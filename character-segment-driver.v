==> flow/design.v <==
module CharacterSegmentDriver
    (
        input i_Clk,
        input i_Switch,
        output reg [7:0] o_Character = 8'b00000000
    );
    reg r_lastSwitch = 1'b0;
    reg [3:0] r_charIndex = 4'b0000;
    always @ (posedge i_Clk)
        begin
            if (i_Switch == 1'b1 && r_lastSwitch == 1'b0)
                begin
                    r_lastSwitch <= i_Switch;
                    if (r_charIndex == 9)
                        begin
                            r_charIndex <= 0;
                        end
                    else 
                        begin
                            r_charIndex <= r_charIndex + 1;
                        end
                    case (r_charIndex)
                        0: o_Character <= "1";
                        1: o_Character <= "2";
                        2: o_Character <= "3";
                        3: o_Character <= "4";
                        4: o_Character <= "5";
                        5: o_Character <= "6";
                        6: o_Character <= "7";
                        7: o_Character <= "8";
                        8: o_Character <= "9";
                        9: o_Character <= "0";
                        default: o_Character <= "n";
                    endcase
                end
            else
                begin
                    r_lastSwitch <= i_Switch;
                end
        end
endmodule
# ---- Tool chain data of CharacterSegmentDriver
# Tool output for the design above, in the order of the flow.
# Line numbers count from 1 in the design file above.
# Operators: Yosys type, input widths -> output width; for muxes data width and select width s.
# The mark n/a stands for no value.
dict set report design {
  top_module {CharacterSegmentDriver}
  clock_port {i_Clk}
  library {sky130hd}
  corner {tt_025C_1v80}
}

# ---- After elaboration
# Counts by Yosys on the flattened word-level netlist (proc, flatten, opt, wreduce; memories kept). Register bits leave out memories and registers merged into their read ports (data or address); mux counts leave out enables and synchronous resets folded into registers. Print and check cells are left out. Cells with the same type and inputs are merged into one.
# Memory sizes are those after Yosys's memory passes, which may raise the word count (mostly to a power of two), join words into wider ones and drop unused or constant bits.
dict set report bits {
  clocked_rd_ports_x_width 6
  out_inout_bits 8
  romBits 96
  inputBits 2
  n_memories 1
  elab_cells 8
  regBits 13
}
dict set report classes {
  eq_ne 1
  reduce_and_logical 1
  n_logic 1
  n_addsub 1
}
# memory words width rd write_ports line_no
set mem_list {}
lappend mem_list {{(no name shown)} 16 6 1 0 22} ;# case (r_charIndex)
# operator count
set ops {}
lappend ops {{$add 4x1->4 const B} 1}
lappend ops {{$eq 4x4->1 const B} 1}
lappend ops {{$logic_and 1x1->1} 1}
lappend ops {{$not 1->1} 1}

# ---- Depth
# Yosys ltp: most cells in a row. Word level: on the elaborated netlist, between registers, memories and ports. Mapped: between sequential cells and ports; inverters and the memories' decode and read muxes count.
dict set report logic_depth {
  ltp_word 2
  ABC_AREA 0
  ltp_mapped 4
  ltp_nobuf 4
}

# ---- Netlist
# Source: synth_stat.txt of the flow (Yosys; design flattened, memories mapped). It holds for the ABC_AREA given above (unset counts as 0); a run with the other value may have another netlist.
# Totals and module areas in this step are rounded.
dict set report synth_totals {
  yosys_area_um2 590.6
  mapped_cells 43
  ff_cells 12
  sequential_area_um2 350.3
}
# type count area_total_um2
set types {}
lappend types {sky130_fd_sc_hd__edfxtp_1 11 330.317}
lappend types {sky130_fd_sc_hd__ha_1 5 62.56}
lappend types {sky130_fd_sc_hd__and2_1 4 25.024}
lappend types {sky130_fd_sc_hd__dfxtp_1 1 20.019}
lappend types {sky130_fd_sc_hd__mux2i_1 2 20.019}
lappend types {sky130_fd_sc_hd__nand3b_4 1 20.019}
lappend types {sky130_fd_sc_hd__inv_1 5 18.768}
lappend types {sky130_fd_sc_hd__nor2b_1 2 12.512}
lappend types {sky130_fd_sc_hd__buf_6 1 11.261}
lappend types {sky130_fd_sc_hd__nand4b_1 1 8.758}
lappend types {sky130_fd_sc_hd__o21ai_2 1 8.758}
lappend types {sky130_fd_sc_hd__o221ai_1 1 8.758}
lappend types {sky130_fd_sc_hd__buf_4 1 7.507}
lappend types {sky130_fd_sc_hd__conb_1 2 7.507}
lappend types {sky130_fd_sc_hd__o21a_1 1 7.507}
lappend types {sky130_fd_sc_hd__nand2b_1 1 6.256}
lappend types {sky130_fd_sc_hd__o22ai_1 1 6.256}
lappend types {sky130_fd_sc_hd__o21ai_0 1 5.005}
lappend types {sky130_fd_sc_hd__nand2_1 1 3.754}

# ---- Worst setup path after synthesis
# OpenSTA on the mapped netlist: ideal clock, no wires. The path of least setup slack (recovery checks aside). Input and output delay are each 20% of the period. Register names are those of the netlist, which keeps one name where synthesis merged equal registers.
dict set report synth_path {
  kind {input to register}
  startpoint {input port i_Switch}
  endpoint {register o_Character[0]}
  n_path_buf 0
  t_required_ns 1.880
  delay_ns 0.931
  arrival_ns 1.003
  setup_ns 0.380
  tclk_ns 2.26
  path_slack_ns 0.878
  input_delay_ns 0.452
  path_stages 1
  period_less_setup_slack_ns 1.382
}
# "delay_ns" = arrival - input delay + setup time.
# "path_stages": output pins that drive a net of the path, with the launching flip-flop's if there is one; two outputs of one cell count as two.
# "period_less_setup_slack_ns" is the clock period less the worst setup slack; recovery checks do not enter. This is arithmetic on one report: input and output delays are still those of the set period (20% each).
# Between the ends stands the longest chain of elaborated cells between them, by number of cells; it is not shown to be the way that was timed. Of several equally long chains one is given.
# A line is the first line of the expression or statement that the cell stems from. Yosys adds cells for indexed reads and writes and turns some case tables into memories.
# At most two assigning lines are given for a register; there are more.
dict set report synth_via {
  cell_sequence {sky130_fd_sc_hd__nor2b_1}
  elab_chain_cells 1
  cells_between 1
  lines_between 1
  cone_classes {reduce/logical: 1}
}
# item line_no
set synth_rtl {}
lappend synth_rtl {{from (decl)} 4} ;# input i_Switch,
lappend synth_rtl {{$logic_and 1x1->1} 11} ;# if (i_Switch == 1'b1 && r_lastSwitch == 1'b0)
lappend synth_rtl {{to (assign)} 23} ;# 0: o_Character <= "1";
lappend synth_rtl {{to (assign)} 24} ;# 1: o_Character <= "2";
lappend synth_rtl {{to (decl)} 5} ;# output reg [7:0] o_Character = 8'b00000000

# ---- Timing after layout
# Path of least setup slack in the final report of run 2 (OpenROAD, finished layout, wires in). Where an end is a register, its clock arrival counts in the times.
dict set report layout_path {
  kind {register to register}
  startpoint {register r_charIndex[1]}
  endpoint {register r_charIndex[2]}
  setup_ns 0.23
  t_required_ns 0.86
  path_stages 4
  n_path_buf 0
  arrival_ns 1.31
  tclk_ns 0.818
  path_slack_ns -0.45
}
# Between the ends stands the longest chain of elaborated cells between them, by number of cells; it is not shown to be the way that was timed. Of several equally long chains one is given.
dict set report layout_via {
  cell_sequence {sky130_fd_sc_hd__edfxtp_1 sky130_fd_sc_hd__ha_2 sky130_fd_sc_hd__ha_2 sky130_fd_sc_hd__and2_1}
  elab_chain_cells 1
  cells_between 2
  lines_between 2
  cone_classes {add/sub: 1; eq/ne: 1}
}
# item line_no
set layout_rtl {}
lappend layout_rtl {{from (decl)} 8} ;# reg [3:0] r_charIndex = 4'b0000;
lappend layout_rtl {{from (assign)} 16} ;# r_charIndex <= 0;
lappend layout_rtl {{from (assign)} 20} ;# r_charIndex <= r_charIndex + 1;
lappend layout_rtl {{$add 4x1->4} 20}
lappend layout_rtl {{to (assign)} 16}
lappend layout_rtl {{to (assign)} 20}
lappend layout_rtl {{to (decl)} 8}

--- measured runs ---
Measured data: module CharacterSegmentDriver, platform sky130hd, 2 stored runs of the flow under differing settings, order arbitrary. Input and output delays are each 20% of the period that was set; the output load is 0.01 pF.
By "timing.achieved_period_ns" is meant the clock period of the run minus its worst setup slack. This is arithmetic on one report: input and output delays are still those of the set period (20% each).
By "critical_path_time_ns" is meant the share of the clock period that the worst setup path is allowed (20% is reserved at inputs, 20% at outputs), minus its slack. Clock arrival times at its registers enter into it.
The measured numbers are rounded.

[flow] run 1: files
==> flow/run.sh <==
#!/bin/bash
# the make line also repeats the synthesis and layout settings of config.mk as NAME=value (left out here)
make -C /OpenROAD-flow-scripts/flow DESIGN_CONFIG=/design/flow/config.mk WORK_HOME=/design/flow/orfs CLKGATE_MAP_FILE= finish
==> flow/config.mk <==
export PLATFORM = sky130hd
export DESIGN_NAME = CharacterSegmentDriver
export DESIGN_NICKNAME = CharacterSegmentDriver
export VERILOG_FILES = /design/flow/design.v
export SDC_FILE = /design/flow/constraint.sdc
export NUM_CORES = 4
export LEC_CHECK = 0
export ABC_AREA = 0
export CAP_MARGIN = 35
export CELL_PAD_IN_SITES_DETAIL_PLACEMENT = 1
export CELL_PAD_IN_SITES_GLOBAL_PLACEMENT = 3
export CORE_ASPECT_RATIO = 1.15
export CORE_MARGIN = 2
export CORE_UTILIZATION = 64
export CTS_CLUSTER_DIAMETER = 137
export CTS_CLUSTER_SIZE = 86
export MAX_ROUTING_LAYER = met5
export PLACE_DENSITY = 0.88
export SETUP_SLACK_MARGIN = -0.09
export SLEW_MARGIN = 20
export TNS_END_PERCENT = 20
==> flow/constraint.sdc <==
create_clock -name core_clock -period 1.02 [get_ports {i_Clk}]
set_input_delay 0.2040 -clock core_clock [delete_from_list [all_inputs] [get_ports {i_Clk}]]
set_output_delay 0.2040 -clock core_clock [all_outputs]
set_load 0.01 [all_outputs]

[flow] run 1: not finished: floorplanning ended with error PDN-0185

[flow] run 2: files
==> flow/run.sh <==
#!/bin/bash
# the make line also repeats the synthesis and layout settings of config.mk as NAME=value (left out here)
make -C /OpenROAD-flow-scripts/flow DESIGN_CONFIG=/design/flow/config.mk WORK_HOME=/design/flow/orfs CLKGATE_MAP_FILE= finish
==> flow/config.mk <==
export PLATFORM = sky130hd
export DESIGN_NAME = CharacterSegmentDriver
export DESIGN_NICKNAME = CharacterSegmentDriver
export VERILOG_FILES = /design/flow/design.v
export SDC_FILE = /design/flow/constraint.sdc
export NUM_CORES = 4
export LEC_CHECK = 0
export CAP_MARGIN = 10
export CELL_PAD_IN_SITES_DETAIL_PLACEMENT = 2
export CORE_MARGIN = 5
export CORE_UTILIZATION = 23
export CTS_CLUSTER_SIZE = 73
export MIN_ROUTING_LAYER = met1
export PLACE_DENSITY_LB_ADDON = 0.19
export SLEW_MARGIN = 20
export TNS_END_PERCENT = 30
==> flow/constraint.sdc <==
create_clock -name core_clock -period 0.818 [get_ports {i_Clk}]
set_input_delay 0.1636 -clock core_clock [delete_from_list [all_inputs] [get_ports {i_Clk}]]
set_output_delay 0.1636 -clock core_clock [all_outputs]
set_load 0.01 [all_outputs]

[flow] run 2: metrics
[metrics] post_synth_area_um2 = 590.6
[metrics] die_area_um2 = 3681
[metrics] final_stdcell_area_um2 = 809.5
[metrics] finalUtil_pct = 32.7
[metrics] worst_setup_slack_ns = -0.453
[metrics] timing.setup.tns_ns = -5.013
[metrics] holdWs_ns = 0.135
[metrics] timing.achieved_period_ns = 1.271
[metrics] critical_path_time_ns = 1.27
[metrics] timing.worst_path_kind = register to register
--- end ---
